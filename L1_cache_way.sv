==> flow/design.v <==
package lc3b_types;
typedef logic [15:0] lc3b_word;
typedef logic  [7:0] lc3b_byte;
typedef logic  [8:0] lc3b_offset9;
typedef logic  [5:0] lc3b_offset6;
typedef logic  [2:0] lc3b_reg;
typedef logic  [2:0] lc3b_nzp;
typedef logic  [1:0] lc3b_mem_wmask;
typedef logic [4:0] lc3b_imm5;
typedef logic [10:0] lc3b_offset11;
typedef logic [3:0] lc3b_imm4;
parameter CONTROL_WIDTH = 35;
typedef enum bit [3:0] {
    op_add  = 4'b0001,
    op_and  = 4'b0101,
    op_br   = 4'b0000,
    op_jmp  = 4'b1100,    
    op_jsr  = 4'b0100,    
    op_ldb  = 4'b0010,
    op_ldi  = 4'b1010,
    op_ldr  = 4'b0110,
    op_lea  = 4'b1110,
    op_not  = 4'b1001,
    op_rti  = 4'b1000,
    op_shf  = 4'b1101,
    op_stb  = 4'b0011,
    op_sti  = 4'b1011,
    op_str  = 4'b0111,
    op_trap = 4'b1111
} lc3b_opcode;
typedef enum bit [3:0] {
    alu_add,
    alu_and,
    alu_not,
    alu_pass,
    alu_sll,
    alu_srl,
    alu_sra,
	 alu_div,
	 alu_mult,
	 alu_sub,
	 alu_xor,
	 alu_or
} lc3b_aluop;
typedef struct packed
{
	logic [2:0] PCmux_sel;
	logic mem1_read;
	logic IfId_load;
	logic sr1mux_sel;
	logic sr2mux_sel;
	logic destmux_sel;
	logic IdEx_load;
	logic [2:0] alumux_sel;
	lc3b_aluop aluop;
	logic ExMem_load;
	logic memAdd2mux_sel;
	logic [1:0] mem_mdrmux_sel;
	logic MemWb_load;
	logic mem2_read;
	logic mem2_write;
	logic [1:0] mem_byte_enable;
	logic adjmux_sel;
	logic cc_load;
	logic [1:0] regFilemux_sel;
	logic regFile_load;
	logic [3:0] opcode;
	logic force_pc_load;
} lc3b_control;
endpackage : lc3b_types
module L1_cache_way
(
		input clk, dirty_in,
		input [2:0] index,
		input [3:0] array_write,
		input [8:0] tag_in,
		input [127:0] data_in,
		output valid_out, dirty_out,
		output [8:0] tag_out,
		output [127:0] data_out		
);
array #(128) data
(
	.clk,
	.write(array_write[0]),
	.index,
	.in(data_in),
	.out(data_out)
);
array #(9) tag
(
	.clk,
	.write(array_write[1]),
	.index,
	.in(tag_in),
	.out(tag_out)
);
array valid
(
	.clk,
	.write(array_write[2]),
	.index,
	.in(1'b1),
	.out(valid_out)
);
array dirty
(
	.clk,
	.write(array_write[3]),
	.index,
	.in(dirty_in),
	.out(dirty_out)
);
endmodule : L1_cache_way
module array #(parameter width = 1)
(
	input clk,
	input write,
	input [2:0] index,
	input [width-1:0] in,
	output logic [width-1:0] out
);
logic [width-1:0] data [7:0] ;
initial
	begin
		for (int i = 0; i < $size(data); i++)
		begin
			data[i] = 1'b0;
		end
	end
always_ff @(posedge clk)
	begin
		if(write == 1)
			begin
				data[index] = in;
			end
	end
assign out = data[index];
endmodule : array
## Reports on L1_cache_way

What the tools print for L1_cache_way, step after step.
Line numbers count from 1 in the design file above.
Operators: Yosys type, input widths -> output width; for muxes data width and select width s.
Cell names lack the library's common part.
A cell with n/a has no value.

| inputs | value |
|---|---|
| top module | L1_cache_way |
| clock port | clk |
| library | sky130hd |
| library corner | tt_025C_1v80 |

## Word level

Counts by Yosys on the flattened word-level netlist (proc, flatten, opt, wreduce; memories kept). Register bits leave out memories and registers merged into their read ports (data or address); mux counts leave out enables and synchronous resets folded into registers. Print and check cells are left out. Cells with the same type and inputs are merged into one.
Memory sizes are those after Yosys's memory passes, which may raise the word count (mostly to a power of two), join words into wider ones and drop unused or constant bits.

| cells by class | value |
|---|---|
| mux-type cells | 12 |

Operators with widths:

| operator | count |
|---|---|
| $mux 128 | 1 |
| $mux 3 | 4 |
| $mux 9 | 1 |
| $mux 1 | 6 |

| storage and ports | value |
|---|---|
| bits in registers | 0 |
| bits in writable memories | 1112 |
| memories | 4 |
| bits of input ports | 146 |
| output and inout port bits | 139 |
| cells after elaboration | 16 |

Memories:

| memory | words | bits a word | rd ports | wr ports | RTL line | text |
|---|---|---|---|---|---|---|
| data.data | 8 | 128 | 1 | 1 | 123 | `logic [width-1:0] data [7:0] ;` |
| tag.data | 8 | 9 | 1 | 1 | 123 |  |
| dirty.data | 8 | 1 | 1 | 1 | 123 |  |
| valid.data | 8 | 1 | 1 | 1 | 123 |  |

## Depth

Yosys ltp: most cells in a row. Word level: on the elaborated netlist, between registers, memories and ports. Mapped: between sequential cells and ports; inverters and the memories' decode and read muxes count.

| logic depth | value |
|---|---|
| depth in word-level cells | 1 |
| ABC_AREA | 0 |
| depth in mapped cells | 6 |
| depth with buffers taken out | 4 |

## After synthesis

Yosys stat after the flow's synthesis: flattened, memories mapped to cells. It holds for the ABC_AREA given above (unset counts as 0); a run with the other value may have another netlist.

| mapped netlist | value |
|---|---|
| cell count | 1664 |
| chip area (Yosys) | 42421.9 µm² |
| sequential part of the area | 33311.9 µm² |
| mapped flip-flops | 1112 |
| buffer cells | 82 |

Cells by type:

| cell type | count | total area (µm²) |
|---|---|---|
| edfxtp_1 | 1104 | 3.32E+04 |
| mux4_1 | 130 | 3.42E+03 |
| mux4_2 | 146 | 3.29E+03 |
| mux2_2 | 138 | 1553.99 |
| buf_6 | 26 | 292.781 |
| dfxtp_1 | 8 | 160.154 |
| clkbuf_1 | 27 | 101.347 |
| nor2_1 | 25 | 93.84 |
| buf_2 | 18 | 90.086 |
| buf_8 | 3 | 45.043 |
| buf_1 | 8 | 30.029 |
| mux2i_1 | 3 | 30.029 |
| o21bai_1 | 4 | 30.029 |
| nand2_1 | 7 | 26.275 |
| nand2b_1 | 4 | 25.024 |
| a31o_2 | 2 | 17.517 |
| a21o_1 | 2 | 15.014 |
| nor4bb_1 | 1 | 10.01 |

Not listed: further types 7, cells in them 8.
The figures by module come from a second, unflattened synthesis with its own total; it is not the netlist above.

| second synthesis, totals | value |
|---|---|
| cells (unflattened synthesis) | 1872 |
| area total of the unflattened synthesis | 42311.8 µm² |

Each row is one instance without its submodules.

By module:

| module | times used | cells | area (µm²) | sequential area (µm²) |
|---|---|---|---|---|
| array #(width=128) | 1 | 1678 | 38699.6 | 30749.5 |
| array #(width=9) | 1 | 143 | 2870.3 | 2162.1 |
| array | 2 | 25 | 369.1 | 240.2 |
| L1_cache_way | 1 | 1 | 3.8 | 0.0 |

## Timing after synthesis

Source: OpenSTA report_checks on the synthesized netlist (no wires, ideal clock, input and output delay 20% of the period each), path of least setup slack; recovery checks are left aside. Register names are those of the netlist, which keeps one name where synthesis merged equal registers.

| path post-synthesis | value |
|---|---|
| kind | input -> register |
| from | in index[1] |
| to | mem data.data[2][0] |
| period | 8.51 ns |
| external input delay | 1.702 ns |
| setup time | 0.617 ns |
| launch time at the first pin | 1.702 ns |
| arrival | 7.794 ns |
| data required time | 7.893 ns |
| setup slack | 0.098 ns |
| path delay | 6.709 ns |
| driving pins on the path | 5 |
| path buffers | 3 |
| synthesis period reached | 8.412 ns |

"path delay" = arrival - input delay + setup time.
"driving pins on the path": output pins that drive a net of the path, with the launching flip-flop's if there is one; two outputs of one cell count as two.
"synthesis period reached" = period - worst setup slack (recovery checks aside). The figure is calculated, with input and output delays left at 20% of the set period.
The rows between start and end are the longest chain of elaborated cells between them; the timing report does not say that the signal goes this way. Where chains are equally long, one stands for them.
Each line given opens the expression or statement behind the cell; cells for indexed reads and writes are added by Yosys, which also makes memories of some case tables.

| between the ends, post-synthesis | value |
|---|---|
| cells stage by stage | buf_2 > buf_2 > clkbuf_1 > nand2_1 > nor2_1 |
| cells in the longest elaborated chain | 1 |
| elaborated cells on any way between the ends | 1 |
| source lines of those cells | 1 |
| those cells by class | mux: 1 |

Ends and longest elaborated chain, post-synthesis:

| what | RTL line | text |
|---|---|---|
| start: declaration | 74 | `input [2:0] index,` |
| $mux 3 | 133 | `if(write == 1)` |
| end: declaration | 123 | `logic [width-1:0] data [7:0] ;` |

## Timing after layout

Path of least setup slack in the final report of run 1 (OpenROAD, finished layout, wires in). Where an end is a register, its clock arrival counts in the times.

| path after layout | value |
|---|---|
| kind | input -> output |
| from | in index[0] |
| to | out data_out[24] |
| period | 15.4 ns |
| external input delay | 3.08 ns |
| output delay | 3.08 ns |
| launch time at the first pin | 3.08 ns |
| arrival | 7.03 ns |
| data required time | 12.32 ns |
| setup slack | 5.29 ns |
| driving pins on the path | 7 |
| path buffers | 5 |

The rows between start and end are the longest chain of elaborated cells between them; the timing report does not say that the signal goes this way. Where chains are equally long, one stands for them.
A memory read counts as a cell of the chain, while the word-level depth stops at memories.

| between the ends, after layout | value |
|---|---|
| cells stage by stage | buf_8 > buf_12 > buf_16 > buf_4 > mux4_1 > mux2_2 > clkdlybuf4s50_1 |
| cells in the longest elaborated chain | 1 |
| elaborated cells on any way between the ends | 1 |
| source lines of those cells | 1 |
| those cells by class | memory: 1 |

Ends and longest elaborated chain, after layout:

| what | RTL line | text |
|---|---|---|
| start: declaration | 74 | `input [2:0] index,` |
| $mem_v2 8x128 | 123 | `logic [width-1:0] data [7:0] ;` |
| end: declaration | 80 | `output [127:0] data_out` |

==> runs of L1_cache_way <==
L1_cache_way through Yosys and OpenROAD on sky130hd: 2 stored runs, unordered, with their settings and measured results. The constraints put input and output delay at 20% of the set period each and load the outputs with 0.01 pF.
"reached clock period" = clock period - worst setup slack. The figure is calculated, with input and output delays left at 20% of the set period.
"time used up by the worst setup path" = time allowed to the worst setup path (clock period - input delay - output delay, where it has them) - its slack; a late launch clock adds to it, a late capture clock takes from it.
"power" rests on the timing tool's default activity at the inputs, not on a simulated workload.
Settings: - = not set for that run.

| stored run | period_ns | CORE_UTILIZATION | SETUP_SLACK_MARGIN | PLACE_DENSITY_LB_ADDON | ABC_AREA | GPL_ROUTABILITY_DRIVEN | CTS_CLUSTER_DIAMETER | CAP_MARGIN | CORE_MARGIN | SLEW_MARGIN | utilization after layout (%) | worst hold slack in the final report (ns) | time used up by the worst setup path (ns) | worst path kind | standard-cell area after layout (µm²) | power (mW) | reached clock period (ns) | setup slack of the worst path (ns) | die size (µm²) | chip area after synthesis (Yosys) (µm²) | total negative setup slack (ns) |
|---|---|---|---|---|---|---|---|---|---|---|---|---|---|---|---|---|---|---|---|---|---|
| run 1 | 15.4 | 57 | 1.27 | 0.03 | 0 | 1 | 339 | 20 | 2 | 20 | 67.4 | 0.436 | 3.95 | input -> output | 49905.4 | 6.548 | 10.109 | 5.291 | 76623.8 | 42421.9 | 0.000 |
| run 2 | 9.56 | 40 | -0.71 | - | - | - | - | 20 | 2 | 20 | 48.0 | 0.445 | 2.75 | input -> output | 50577.3 | 10.670 | 6.574 | 2.986 | 108676.0 | 42421.9 | 0.000 |
